==> flow/design.v <==
`timescale 1ns / 1ps
module delay_unit_D2(clk, dinI, dinQ, doutI, doutQ);
    input clk;    
    input signed [17:0] dinI, dinQ;
    output reg signed [17:0] doutI = 0;
    output reg signed [17:0] doutQ = 0;  
    reg signed [17:0] I1 = 0,Q1 = 0;
    always @(posedge clk)
        begin
        I1 <= dinI; doutI <=I1;
        Q1 <= dinQ; doutQ <=Q1;
        end 
endmodule
======== Step by step through the tools: delay_unit_D2 ========
The steps from the RTL of delay_unit_D2 to its reports follow in flow order.
Line numbers count from 1 in the design file above.
Not given: --
inputs
  top ..................................... delay_unit_D2
  clock port .............................. clk
  standard-cell library ................... sky130hd
  corner .................................. tt_025C_1v80

======== Word level ========
Source: Yosys, flattened and elaborated, memories not mapped. Widths are those after wreduce; folded enables and synchronous resets count as part of the registers. Registers that Yosys merges into a memory's read port (data or address) are not register bits. Print and check cells do not count. Equal cells are merged and count once.
storage and ports
  register bits ........................... 72
  input bits .............................. 37
  elaborated cells ........................ 4
  output and inout port bits .............. 36

======== Logic depth ========
Yosys ltp: most cells in a row. Word level: on the elaborated netlist, between registers, memories and ports. Mapped: between sequential cells and ports; inverters and the memories' decode and read muxes count.
depth
  word-level depth ........................ 0
  ABC_AREA ................................ 0
  mapped depth ............................ 0
  depth with buffers taken out ............ 0

======== Synthesis result ========
Yosys stat after the flow's synthesis: flattened, memories mapped to cells. It holds for the ABC_AREA given above (unset counts as 0); a run with the other value may have another netlist.
synthesis totals
  standard cells after synthesis .......... 72
  buffers ................................. 0
  area of sequential cells ................ 1441.4 µm²
  mapped area ............................. 1441.4 µm²
  flip-flop cells ......................... 72
cell types
  cell                      number  total area (µm²)
  sky130_fd_sc_hd__dfxtp_1  72      1.44E+03

======== Path before layout ========
Source: OpenSTA report_checks on the synthesized netlist (no wires, ideal clock, input and output delay 20% of the period each), path of least setup slack; recovery checks are left aside. Register names are those of the netlist, which keeps one name where synthesis merged equal registers.
timing after synthesis
  path type ............................... reg-to-output
  start point ............................. reg doutI[0]
  end point ............................... out doutI[0]
  period .................................. 0.445 ns
  path buffers ............................ 0
  delay of the path ....................... 0.331 ns
  time at the first pin ................... 0.000 ns
  output delay ............................ 0.089 ns
  path slack .............................. 0.025 ns
  driving pins on the path ................ 1
  data required time ...................... 0.356 ns
  arrival time ............................ 0.331 ns
  period reached after synthesis .......... 0.42 ns
"delay of the path" = arrival - input delay + setup time.
A path that ends at an output port has no setup time.
"driving pins on the path" counts driving pins, that of a launching flip-flop among them; a cell with two outputs on the path counts twice.
"period reached after synthesis" = period - worst setup slack (recovery checks aside). The figure is calculated, with input and output delays left at 20% of the set period.
on the way, after synthesis
  cells stage by stage .................... sky130_fd_sc_hd__dfxtp_1
  length of the longest elaborated chain .. 0
  elaborated cells between the ends (all ways) .. 0
  RTL lines with such cells ............... 0
RTL lines, path after synthesis
  element             line  text
  start: declaration  5     output reg signed [17:0] doutI = 0;
  start: assignment   10    I1 <= dinI; doutI <=I1;
  end: declaration    5

======== Worst path after layout ========
From the final timing report of run 1: the path of least setup slack in the routed layout; clock arrival at registers is part of the times.
timing post-layout
  path type ............................... reg-to-output
  start point ............................. reg doutI[17]
  end point ............................... out doutI[17]
  data required time ...................... 0.38 ns
  arrival time ............................ 0.82 ns
  output delay ............................ 0.10 ns
  path slack .............................. -0.44 ns
  path buffers ............................ 1
  time at the first pin ................... 0.38 ns
  driving pins on the path ................ 2
  period .................................. 0.48 ns
on the way, post-layout
  cells stage by stage .................... sky130_fd_sc_hd__dfxtp_1 > sky130_fd_sc_hd__buf_2
  length of the longest elaborated chain .. 0
  elaborated cells between the ends (all ways) .. 0
  RTL lines with such cells ............... 0
RTL lines, path post-layout
  element             line  text
  start: declaration  5     output reg signed [17:0] doutI = 0;
  start: assignment   10    I1 <= dinI; doutI <=I1;
  end: declaration    5

Lab notebook: delay_unit_D2

Below are 2 stored runs of the flow (Yosys, OpenROAD; platform sky130hd) on delay_unit_D2, each with its settings and what was measured, unordered. Constraints: input delay and output delay 20% of the set period each, output load 0.01 pF.
By "achieved clock period (ns)" is meant the clock period of the run minus its worst setup slack. This is arithmetic on one report: input and output delays are still those of the set period (20% each).
"worst setup path time (ns)" means the part of the period allowed to the worst setup path (the constraints hold back 20% at inputs and 20% at outputs) less its slack; where the path has registers, the arrival times of their clocks count too.

Flow files of run 1
==> flow/run.sh <==
#!/bin/bash
# the make line also repeats the synthesis and layout settings of config.mk as NAME=value (left out here)
make -C /OpenROAD-flow-scripts/flow DESIGN_CONFIG=/design/flow/config.mk WORK_HOME=/design/flow/orfs CLKGATE_MAP_FILE= finish
==> flow/config.mk <==
export PLATFORM = sky130hd
export DESIGN_NAME = delay_unit_D2
export DESIGN_NICKNAME = delay_unit_D2
export VERILOG_FILES = /design/flow/design.v
export SDC_FILE = /design/flow/constraint.sdc
export NUM_CORES = 4
export LEC_CHECK = 0
export CAP_MARGIN = 20
export CORE_MARGIN = 2
export CORE_UTILIZATION = 40
export SLEW_MARGIN = 20
==> flow/constraint.sdc <==
create_clock -name core_clock -period 0.48 [get_ports {clk}]
set_input_delay 0.0960 -clock core_clock [delete_from_list [all_inputs] [get_ports {clk}]]
set_output_delay 0.0960 -clock core_clock [all_outputs]
set_load 0.01 [all_outputs]

report of run 1
yosys chip area after synthesis (um^2): 1441.4
finish__design__die__area: 4099.8
finish__design__instance__utilization: 0.6659
finish__timing__setup__ws: -0.439
finish__timing__setup__tns: -15.372
finish__timing__hold__ws: 0.152
achieved clock period (ns): 0.919
worst setup path time (ns): 0.82
worst setup path kind: reg-to-output

Flow files of run 2
==> flow/run.sh <==
#!/bin/bash
# the make line also repeats the synthesis and layout settings of config.mk as NAME=value (left out here)
make -C /OpenROAD-flow-scripts/flow DESIGN_CONFIG=/design/flow/config.mk WORK_HOME=/design/flow/orfs CLKGATE_MAP_FILE= finish
==> flow/config.mk <==
export PLATFORM = sky130hd
export DESIGN_NAME = delay_unit_D2
export DESIGN_NICKNAME = delay_unit_D2
export VERILOG_FILES = /design/flow/design.v
export SDC_FILE = /design/flow/constraint.sdc
export NUM_CORES = 4
export LEC_CHECK = 0
export ABC_AREA = 1
export CAP_MARGIN = 20
export CORE_MARGIN = 2
export CORE_UTILIZATION = 50
export GPL_ROUTABILITY_DRIVEN = 1
export GPL_TIMING_DRIVEN = 1
export HOLD_SLACK_MARGIN = 0.02
export MAX_ROUTING_LAYER = met4
export MIN_ROUTING_LAYER = met2
export PLACE_DENSITY_LB_ADDON = 0.09
export SLEW_MARGIN = 20
export TNS_END_PERCENT = 95
==> flow/constraint.sdc <==
create_clock -name core_clock -period 0.375 [get_ports {clk}]
set_input_delay 0.0750 -clock core_clock [delete_from_list [all_inputs] [get_ports {clk}]]
set_output_delay 0.0750 -clock core_clock [all_outputs]
set_load 0.01 [all_outputs]

report of run 2
yosys chip area after synthesis (um^2): 1441.4
finish__design__die__area: 3328.1
finish__design__instance__utilization: 0.8680
finish__timing__setup__ws: -0.558
finish__timing__setup__tns: -20.114
finish__timing__hold__ws: 0.106
achieved clock period (ns): 0.933
worst setup path time (ns): 0.86
worst setup path kind: reg-to-output
